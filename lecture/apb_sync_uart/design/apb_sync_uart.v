==> flow/design.v <==
module apb_sync_uart (
    input  wire         pclk,
    input  wire         presetn,
    input  wire         psel,
    input  wire         penable,
    input  wire         pwrite,
    input  wire  [11:0] paddr,
    input  wire  [31:0] pwdata,
    output wire         pready,
    output wire         pslverr,
    output wire  [31:0] prdata,
    output wire         tx_int,
    output wire         rx_int,
    output wire         tx,
    input wire          rx
);
localparam UART_CTRL_OFFSET = 12'h0;
localparam UART_CTRL_RESET  = 32'h0;
localparam UART_STAT_OFFSET = 12'h4;
localparam UART_STAT_RESET  = 32'h0;
localparam UART_DATA_OFFSET = 12'h8;
localparam UART_DATA_RESET  = 32'h0;
localparam UART_BAUD_OFFSET = 12'hC;
localparam UART_BAUD_RESET  = 32'h0;
localparam UART_INT_OFFSET = 12'h10;
localparam UART_INT_RESET  = 32'h0;
    localparam IDLE  = 4'h0;
    localparam START = 4'h1;
    localparam DATA0 = 4'h2;
    localparam DATA1 = 4'h3;
    localparam DATA2 = 4'h4;
    localparam DATA3 = 4'h5;
    localparam DATA4 = 4'h6;
    localparam DATA5 = 4'h7;
    localparam DATA6 = 4'h8;
    localparam DATA7 = 4'h9;
    localparam STOP  = 4'hA;
    reg  [3:0]  tx_state;
    reg  [3:0]  nxt_tx_state;
    reg  [3:0]  rx_state;
    reg  [3:0]  nxt_rx_state;
    reg  [3:0]  reg_ctrl;
    reg  [7:0]  reg_tx_buf;
    reg  [7:0]  reg_rx_buf;
    reg [19:0]  reg_baud;
    reg         reg_tx_int;
    reg         reg_rx_int;
    reg [31:0]  read_data;
    reg         baud_update;
    reg [19:0]  baud_cnt;
    reg  [7:0]  tx_shift_data;
    reg  [7:0]  rx_shift_data;
    reg         rx_buf_full;
    reg         tx_buf_full;
    reg         baud_tick;
    wire        write_enable;
    wire        read_enable;
    wire        ctrl_write;
    wire        tx_buf_write;
    wire        baud_write;
    wire        int_write;
    wire        baud_reload;
    wire        tx_valid;
    wire        rx_valid;
    wire        tx_buf_clear;
    wire        rx_buf_clear;
    wire        rx_buf_write;
    wire        tx_int_set;
    wire        rx_int_set;
    assign pslverr          = 1'b0;
    assign pready           = 1'b1;
    assign prdata           = (read_enable) ? read_data : {32{1'b0}};
    assign write_enable     = psel & ~penable & pwrite;
    assign read_enable      = psel & ~pwrite;
    assign ctrl_write       = write_enable & (paddr[11:2] == UART_CTRL_OFFSET[11:2]);
    assign tx_buf_write     = write_enable & (paddr[11:2] == UART_DATA_OFFSET[11:2]);
    assign baud_write       = write_enable & (paddr[11:2] == UART_BAUD_OFFSET[11:2]);
    assign int_write       = write_enable & (paddr[11:2] == UART_INT_OFFSET[11:2]);
    assign tx = (tx_state == START) ? 1'b0 :
                (tx_state == STOP)  ? 1'b1 :
                (tx_state == IDLE)  ? 1'b1 : tx_shift_data[0];
    always @(posedge pclk or negedge presetn) begin
        if (~presetn) begin
            reg_ctrl <= UART_CTRL_RESET[3:0];
        end
        else if (ctrl_write) begin
            reg_ctrl <= pwdata[3:0];
        end
    end
    always @(posedge pclk or negedge presetn) begin
        if (~presetn) begin
            reg_tx_buf <= UART_DATA_RESET[7:0];
        end
        else if (tx_buf_write) begin
            reg_tx_buf <= pwdata[7:0];
        end
    end
    always @(posedge pclk or negedge presetn) begin
        if (~presetn) begin
            reg_baud <= UART_BAUD_RESET[19:0];
        end
        else if (baud_write) begin
            reg_baud <= pwdata[19:0];
        end
    end
    assign tx_int_set = reg_ctrl[2] & tx_buf_clear;
    always @(posedge pclk or negedge presetn) begin
        if (~presetn) begin
            reg_tx_int <= UART_INT_RESET[0];
        end
        else if ((int_write & pwdata[0]) | tx_int_set) begin
            reg_tx_int <= tx_int_set;
        end
    end
    assign rx_int_set = reg_ctrl[3] & rx_buf_write;
    always @(posedge pclk or negedge presetn) begin
        if (~presetn) begin
            reg_rx_int <= UART_INT_RESET[1];
        end
        else if ((int_write & pwdata[1]) | rx_int_set) begin
            reg_rx_int <= rx_int_set;
        end
    end
    always @(*) begin
        case (paddr[11:2])
            UART_CTRL_OFFSET[11:2]: begin
                read_data = {28'h0, reg_ctrl};
            end
            UART_STAT_OFFSET[11:2]: begin
                read_data = {30'h0, rx_buf_full, tx_buf_full};
            end
            UART_DATA_OFFSET[11:2]: begin
                read_data = {24'h0, reg_rx_buf};
            end
            UART_BAUD_OFFSET[11:2]: begin
                read_data = {12'h0, reg_baud};
            end
            UART_INT_OFFSET[11:2]: begin
                read_data = {30'h0, reg_rx_int, reg_tx_int};
            end
            default: begin
                read_data = 32'h0;
            end
        endcase
    end
    always @(posedge pclk or negedge presetn) begin
        if (~presetn) begin
            baud_update <= 1'b0;
        end
        else begin
            baud_update <= baud_write;
        end
    end
    always @(posedge pclk or negedge presetn) begin
        if (~presetn) begin
            baud_tick <= 1'b0;
        end
        else begin
            baud_tick <= baud_reload;
        end
    end
    assign baud_reload = (reg_ctrl[1:0] != 2'b00) & (baud_cnt == 20'h0);
    always @(posedge pclk or negedge presetn) begin
        if (~presetn) begin
            baud_cnt <= 20'b0;
        end
        else if (baud_update | baud_reload) begin
            baud_cnt <= reg_baud;
        end
        else if (reg_ctrl[1:0] != 2'b00) begin
            baud_cnt <= baud_cnt - 20'h1;
        end
    end
    assign tx_shift = (nxt_tx_state != IDLE) & (nxt_tx_state != START) & (nxt_tx_state != STOP);
    assign rx_shift = (nxt_rx_state != IDLE) & (nxt_rx_state != START) & (nxt_rx_state != STOP);
    always @(posedge pclk or negedge presetn) begin
        if (~presetn) begin
            tx_shift_data <= 8'hFF;
        end
        else if (tx_state == START) begin
            tx_shift_data <= reg_tx_buf;
        end
        else if (tx_shift & baud_tick) begin
            tx_shift_data <= {1'b1, tx_shift_data[7:1]};
        end
    end
    assign tx_buf_clear = (tx_state == START) & baud_tick;
    always @(posedge pclk or negedge presetn) begin
        if (~presetn) begin
            tx_buf_full <= 1'b0;
        end
        else if (tx_buf_write) begin
            tx_buf_full <= 1'b1;
        end
        else if (tx_buf_clear) begin
            tx_buf_full <= 1'b0;
        end
    end
    always @(posedge pclk or negedge presetn) begin
        if (~presetn) begin
            rx_shift_data <= 8'hFF;
        end
        else if (rx_shift & baud_tick) begin
            rx_shift_data <= {rx, rx_shift_data[7:1]};
        end
    end
    assign rx_buf_write = (nxt_rx_state == STOP) & baud_tick;
    always @(posedge pclk or negedge presetn) begin
        if (~presetn) begin
            reg_rx_buf <= UART_DATA_RESET[7:0];
        end
        else if (rx_buf_write) begin
            reg_rx_buf <= rx_shift_data;
        end
    end
    assign rx_buf_clear = read_enable & penable & (paddr[11:2] == UART_DATA_OFFSET[11:2]);
    always @(posedge pclk or negedge presetn) begin
        if (~presetn) begin
            rx_buf_full <= 1'b0;
        end
        else if (rx_buf_write) begin
            rx_buf_full <= 1'b1;
        end
        else if (rx_buf_clear) begin
            rx_buf_full <= 1'b0;
        end
    end
    always @(posedge pclk or negedge presetn) begin
        if (~presetn) begin
            tx_state <= 4'h0;
        end
        else begin
            tx_state <= nxt_tx_state;
        end
    end
    assign tx_valid = tx_buf_full & baud_tick & reg_ctrl[0];
  always @(*) begin
    nxt_tx_state = tx_state;
    case (tx_state)
        IDLE : begin
            nxt_tx_state = tx_valid ? START : IDLE;
        end
        START,DATA0,DATA1,DATA2,DATA3,DATA4,DATA5,DATA6,DATA7 : begin
            nxt_tx_state = tx_state + {3'h0, baud_tick};
        end
        STOP : begin
            if (baud_tick)
                nxt_tx_state = tx_valid ? START : IDLE;
        end
        default: nxt_tx_state = IDLE;
    endcase
  end
    always @(posedge pclk or negedge presetn) begin
        if (~presetn) begin
            rx_state <= 4'h0;
        end
        else begin
            rx_state <= nxt_rx_state;
        end
    end
    assign rx_valid = ~rx & baud_tick & reg_ctrl[1];
  always @(*) begin
    nxt_rx_state = rx_state;
    case (rx_state)
        IDLE : begin
            nxt_rx_state = rx_valid ? START : IDLE;
        end
        START,DATA0,DATA1,DATA2,DATA3,DATA4,DATA5,DATA6,DATA7 : begin
            nxt_rx_state = rx_state + {3'h0, baud_tick};
        end
        STOP : begin
            if (baud_tick)
                nxt_rx_state = rx_valid ? START : IDLE;
        end
        default: nxt_rx_state = IDLE;
    endcase
  end
  assign tx_int = reg_tx_int;
  assign rx_int = reg_rx_int;
endmodule
== Tool chain data of apb_sync_uart ==
Tool output for the design above, in the order of the flow.
Line numbers count from 1 in the design file above.
Cell names lack the library's common part.
A cell with n/a has no value.
Set-up
  top: apb_sync_uart
  clock port: pclk
  standard-cell library: sky130hd
  corner: tt_025C_1v80

== Elaborated design ==
Source: Yosys, flattened and elaborated, memories not mapped. Widths are those after wreduce. Registers that Yosys merges into a memory's read port (data or address) are not register bits. Print and check cells do not count. Equal cells are merged and count once.
Storage and ports
  output and inout bits: 37
  elaborated cells: 111
  register bits after elaboration: 90
  input bits: 50
Operators by class
  $add $sub $neg: 3
  mux-type cells: 19
  reduce/logical cells: 13
  equality and inequality tests: 29
  bitwise gates (word level): 32
Operators by type and width (count)
  case mux 20 bit (select 5 bit): 1
  two-way mux 20 bit: 2
  equality test 4 x 3 -> 1 bit (second input constant): 8
  two-way mux 32 bit: 1
  equality test 4 bit (second input constant): 7
  bitwise AND 1 bit: 26
  case mux 4 bit (select 3 bit): 2
  equality test 10 x 2 -> 1 bit (second input constant): 2
  subtractor 20 x 1 -> 20 bit (second input constant): 1
  logical NOT 20 bit: 1
  OR reduction 9 bit: 2
  equality test 4 x 2 -> 1 bit (second input constant): 4
  two-way mux 8 bit: 2
  equality test 10 x 1 -> 1 bit (second input constant): 1
  equality test 10 x 3 -> 1 bit (second input constant): 1
  logical NOT 10 bit: 1
  nonzero test 2 bit: 5
  two-way mux 1 bit: 9
  adder 4 x 1 -> 4 bit: 2
  equality test 4 x 1 -> 1 bit (second input constant): 2
  inequality test 4 x 1 -> 1 bit (second input constant): 2
  inequality test 4 bit (second input constant): 2
  logical NOT 4 bit: 2
  nonzero test 4 bit: 2
  two-way mux 4 bit: 2
  bitwise OR 1 bit: 3
  NOT 1 bit: 3

== Longest topological paths ==
Longest topological path by Yosys (ltp), each cell counted once; first at word level (registers and memories cut), then after technology mapping (sequential cells cut; the memories' decode and read muxes count).
Depth
  depth in word-level cells: 11
  ABC_AREA: 0
  depth in mapped cells: 9
  mapped depth without buffers: 8

== Mapped cells and area ==
Yosys stat after the flow's synthesis: flattened, memories mapped to cells. It holds for the ABC_AREA given above (unset counts as 0); a run with the other value may have another netlist.
Cell types
  dfrtp_1: count 74, area in all 1.85E+03 µm²
  mux2_1: count 47, area in all 529.258 µm²
  dfstp_2: count 16, area in all 420.403 µm²
  mux2_2: count 17, area in all 191.434 µm²
  xnor2_1: count 15, area in all 131.376 µm²
  nor2_1: count 32, area in all 120.115 µm²
  buf_4: count 14, area in all 105.101 µm²
  a21oi_1: count 20, area in all 100.096 µm²
  and2_1: count 13, area in all 81.328 µm²
  nor3_1: count 14, area in all 70.067 µm²
  ha_1: count 5, area in all 62.56 µm²
  mux2i_1: count 6, area in all 60.058 µm²
  nand2_1: count 16, area in all 60.058 µm²
  nor2b_1: count 9, area in all 56.304 µm²
  o21ai_0: count 10, area in all 50.048 µm²
  nor4_1: count 6, area in all 37.536 µm²
  nand3_1: count 7, area in all 35.034 µm²
  clkbuf_1: count 9, area in all 33.782 µm²
Not listed: further types 49, cells in them 85.
Mapped netlist
  mapped flip-flops: 90
  buffers: 33
  cells in the netlist: 415
  synthesis area: 4680.7 µm²
  area of sequential cells: 2272.2 µm²

== Timing after synthesis ==
Source: OpenSTA report_checks on the synthesized netlist (no wires, ideal clock, input and output delay 20% of the period each), path of least setup slack; recovery checks are left aside. Register names are those of the netlist, which keeps one name where synthesis merged equal registers.
Timing path post-synthesis
  path type: flip-flop to flip-flop
  start point: register rx_state[0]
  end point: register reg_rx_buf[0]
  arrival time: 2.165 ns
  time at the first pin: 0.000 ns
  library setup time: 0.128 ns
  driving pins on the path: 10
  required time: 2.122 ns
  slack: -0.042 ns
  period: 2.25 ns
  path delay: 2.293 ns
  buffers on the path: 1
  period reached after synthesis: 2.292 ns
"path delay" = arrival - input delay + setup time.
"driving pins on the path" counts driving pins, that of a launching flip-flop among them; a cell with two outputs on the path counts twice.
"period reached after synthesis" = period - worst setup slack (recovery checks aside). The figure is calculated, with input and output delays left at 20% of the set period.
Between the ends stands the longest chain of elaborated cells between them, by number of cells; it is not shown to be the way that was timed. Of several equally long chains one is given.
Each line given opens the expression or statement behind the cell; cells for indexed reads and writes are added by Yosys, which also makes memories of some case tables.
Between the ends, post-synthesis
  path through: dfrtp_1 ha_1 ha_1 nor2b_1 a31o_2 a22o_1 nand4bb_1 or2_1 buf_2 mux2_1
  length of the longest elaborated chain: 5
  elaborated cells between the ends (all ways): 17
  RTL lines with such cells: 4
  classes of those cells: add/sub (1); eq/ne (11); mux (2); logic (1); reduce/logical (2)
Ends and longest elaborated chain, post-synthesis
  start: declaration: line 40  | reg  [3:0]  rx_state;
  start: assignment: line 255  | rx_state <= 4'h0;
  start: assignment: line 258  | rx_state <= nxt_rx_state;
  equality test 4 x 1 -> 1 bit: line 264  | case (rx_state)
  OR reduction 9 bit: line 264
  case mux 4 bit (select 3 bit): line 264
  equality test 4 bit: line 207  | assign rx_buf_write = (nxt_rx_state == STOP) & baud_tick;
  bitwise AND 1 bit: line 207
  end: assignment: line 210  | reg_rx_buf <= UART_DATA_RESET[7:0];
  end: assignment: line 213  | reg_rx_buf <= rx_shift_data;
  end: declaration: line 44  | reg  [7:0]  reg_rx_buf;
Nets of the timed path that keep an RTL name, with a line that drives or declares them; the list need not be complete.
Nets with RTL names, path post-synthesis (line)
  nxt_rx_state[1]: 264

== Timing after layout ==
Path of least setup slack in the final report of job 2 (OpenROAD, finished layout, wires in). Where an end is a register, its clock arrival counts in the times.
Timing path post-layout
  path type: input port to output port
  start point: input paddr[9]
  end point: output prdata[4]
  arrival time: 2.67 ns
  time at the first pin: 0.70 ns
  slack: 0.14 ns
  input delay: 0.70 ns
  buffers on the path: 2
  period: 3.52 ns
  driving pins on the path: 6
  output delay: 0.70 ns
  required time: 2.82 ns
Between the ends stands the longest chain of elaborated cells between them, by number of cells; it is not shown to be the way that was timed. Of several equally long chains one is given.
Between the ends, post-layout
  path through: clkdlybuf4s50_1 nor4_4 nand4b_1 or2_2 nor2_1 clkdlybuf4s50_1
  length of the longest elaborated chain: 3
  elaborated cells between the ends (all ways): 7
  classes of those cells: eq/ne (4); mux (2); reduce/logical (1)
Ends and longest elaborated chain, post-layout
  start: declaration: line 7  | input  wire  [11:0] paddr,
  equality test 10 x 3 -> 1 bit: line 125  | case (paddr[11:2])
  case mux 20 bit (select 5 bit): line 125
  two-way mux 32 bit: line 72  | assign prdata           = (read_enable) ? read_data : {32{1'b0}};
  end: declaration: line 11  | output wire  [31:0] prdata,

Add stored flow runs of apb_sync_uart

Design apb_sync_uart on sky130hd. What follows are 2 stored runs of the flow, each under its own settings; their order means nothing. The constraints put input and output delay at 20% of the set period each and load the outputs with 0.01 pF.
"worst setup path time (ns)" = time allowed to the worst setup path (clock period - input delay - output delay, where it has them) - its slack; a late launch clock adds to it, a late capture clock takes from it.

settings of job 1
{
  "period_ns": 3.73,
  "CORE_UTILIZATION": 56,
  "PLACE_DENSITY_LB_ADDON": 0.25,
  "CELL_PAD_IN_SITES_DETAIL_PLACEMENT": 2,
  "TNS_END_PERCENT": 50,
  "GPL_ROUTABILITY_DRIVEN": 1,
  "CTS_CLUSTER_SIZE": 88,
  "CTS_CLUSTER_DIAMETER": 320,
  "CAP_MARGIN": 40,
  "MIN_ROUTING_LAYER": "met1",
  "CORE_MARGIN": 2,
  "SLEW_MARGIN": 20
}
report of job 1: did not finish, place, DPL-0033

settings of job 2
{
  "period_ns": 3.52,
  "CAP_MARGIN": 20,
  "CORE_MARGIN": 2,
  "CORE_UTILIZATION": 40,
  "SLEW_MARGIN": 20
}
report of job 2
yosys chip area after synthesis (um^2): 4680.7
finish__design__die__area: 12583.2
finish__design__instance__area__stdcell: 5758.0
finish__timing__setup__ws: 0.144
finish__timing__hold__ws: 0.402
worst setup path time (ns): 1.97
worst setup path kind: input port to output port
